==> flow/design.v <==
module MappedSPIFlash( 
    input wire 	       clk,           
    input wire 	       rstrb,         
    input wire [19:0]  word_address,  
    output wire [31:0] rdata,         
    output wire        rbusy,         
    output wire        CLK,   
    output reg         CS_N,  
    output wire        MOSI,  
    input  wire        MISO   
);
   reg [5:0]  snd_bitcount;
   reg [31:0] cmd_addr;
   reg [5:0]  rcv_bitcount;
   reg [31:0] rcv_data;
   wire       sending   = (snd_bitcount != 0);
   wire       receiving = (rcv_bitcount != 0);
   wire       busy = sending | receiving;
   assign     rbusy = !CS_N; 
   assign  MOSI  = cmd_addr[31];
   initial CS_N  = 1'b1;
   assign  CLK   = !CS_N && !clk;  
   assign rdata = {rcv_data[7:0],rcv_data[15:8],rcv_data[23:16],rcv_data[31:24]};
   always @(posedge clk) begin
      if(rstrb) begin
	 CS_N <= 1'b0;
	 cmd_addr <= {8'h03, 2'b00,word_address[19:0], 2'b00};
	 snd_bitcount <= 6'd32;
      end else begin
	 if(sending) begin
	    if(snd_bitcount == 1) begin
	       rcv_bitcount <= 6'd32;
	    end
	    snd_bitcount <= snd_bitcount - 6'd1;
	    cmd_addr <= {cmd_addr[30:0],1'b1};
	 end
	 if(receiving) begin
	    rcv_bitcount <= rcv_bitcount - 6'd1;
	    rcv_data <= {rcv_data[30:0],MISO};
	 end
	 if(!busy) begin
	    CS_N <= 1'b1;
	 end
      end
   end
endmodule
# Tool chain data of MappedSPIFlash

What the tools print for MappedSPIFlash, step after step.
Line numbers count from 1 in the design file above.
Operators carry their Yosys type and port widths (W data, S select, Z words).
Library cell names are shortened.
The mark - stands for no value.

Top module: MappedSPIFlash
Clock input: clk
Standard-cell library: sky130hd
Corner: tt_025C_1v80

# After elaboration

Source: Yosys, flattened and elaborated, memories not mapped. Widths are those after wreduce. Registers that Yosys merges into a memory's read port (data or address) are not register bits. Print and check cells do not count. Equal cells are merged and count once.

Flip-flop bits (word level): 77
Input port bits: 23
Output and inout port bits: 36

$add $sub $neg: 2
Equality and inequality tests: 1
Multiplexer cells: 5
Bitwise operators: 2
Reduce/logical cells: 10

Operator list:

| cell                  | number |
| $mux W22              | 2 |
| $mux W6               | 3 |
| $sub A6 B1 Y6 const B | 2 |
| $reduce_bool A6 Y1    | 2 |
| $reduce_bool A2 Y1    | 3 |
| $eq A6 B1 Y1 const B  | 1 |
| $reduce_and A3 Y1     | 1 |
| $logic_not A1 Y1      | 2 |
| $reduce_and A2 Y1     | 1 |
| $or A1 B1 Y1          | 1 |
| $logic_and A1 B1 Y1   | 1 |
| $not A1 Y1            | 1 |

# Longest topological paths

Longest topological path by Yosys (ltp), each cell counted once; first at word level (registers and memories cut), then after technology mapping (sequential cells cut; the memories' decode and read muxes count).

Depth after elaboration: 4
ABC_AREA: 0
Gate-level depth with buffers: 5
Depth with buffers taken out: 5

# Synthesis result

The flow's flattened synthesis, as Yosys stat reports it; memories are mapped. The netlist is that of the ABC_AREA named above (0 if unset); the other value can give another one.
The area totals of this step are shown rounded.

Cell types:

| cell     | number | total area (µm²) |
| edfxtp_1 | 58     | 1741.67 |
| dfxtp_1  | 19     | 380.365 |
| nand2_1  | 46     | 172.666 |
| o21ai_0  | 21     | 105.101 |
| mux2i_1  | 9      | 90.086 |
| ha_1     | 5      | 62.56 |
| nor2_1   | 14     | 52.55 |
| xnor2_1  | 6      | 52.55 |
| a31o_1   | 3      | 26.275 |
| clkbuf_1 | 7      | 26.275 |
| nor3_1   | 5      | 25.024 |
| inv_1    | 6      | 22.522 |
| nor4_4   | 1      | 21.27 |
| a21oi_1  | 4      | 20.019 |
| buf_4    | 2      | 15.014 |
| nor3b_1  | 2      | 15.014 |
| o31ai_1  | 2      | 15.014 |
| nand2b_1 | 2      | 12.512 |

Other cell types: 15; their cells: 15.

Standard cells after synthesis: 227
Mapped area: 2987 µm²
Area of sequential cells: 2122 µm²
Flip-flop cells: 77
Buffers: 10

Lab notebook: MappedSPIFlash

Flow measurements of MappedSPIFlash on sky130hd: 2 stored runs with different settings, listed in no order. Input and output delays are each 20% of the period that was set; the output load is 0.01 pF.
"total power after layout" rests on the timing tool's default activity at the inputs, not on a simulated workload.
Measured values are rounded.
Among the settings, n/a means not set for that run.

| name                                  | entry A | entry B |
| period_ns                             | 3.23    | 2.84    |
| CAP_MARGIN                            | 20      | 20      |
| CORE_MARGIN                           | 2       | 8       |
| CORE_UTILIZATION                      | 40      | 69      |
| SLEW_MARGIN                           | 20      | 30      |
| SETUP_SLACK_MARGIN                    | n/a     | 0.18    |
| PLACE_DENSITY_LB_ADDON                | n/a     | 0.2     |
| ABC_AREA                              | n/a     | 0       |
| CTS_CLUSTER_SIZE                      | n/a     | 70      |
| MIN_ROUTING_LAYER                     | n/a     | met1    |
| area of the synthesized netlist (µm²) | 2987    | 2987    |
| setup TNS (ns)                        | 0.000   | 0.000   |
| lowest hold slack (ns)                | 0.455   | 0.450   |
| final utilization (%)                 | 53.7    | 91.0    |
| total power after layout (uW)         | 2545    | 3124    |
| die footprint (µm²)                   | 8174    | 6690    |
| worst setup slack after layout (ns)   | 0.113   | 0.275   |
| standard-cell area after layout (µm²) | 3896    | 3879    |
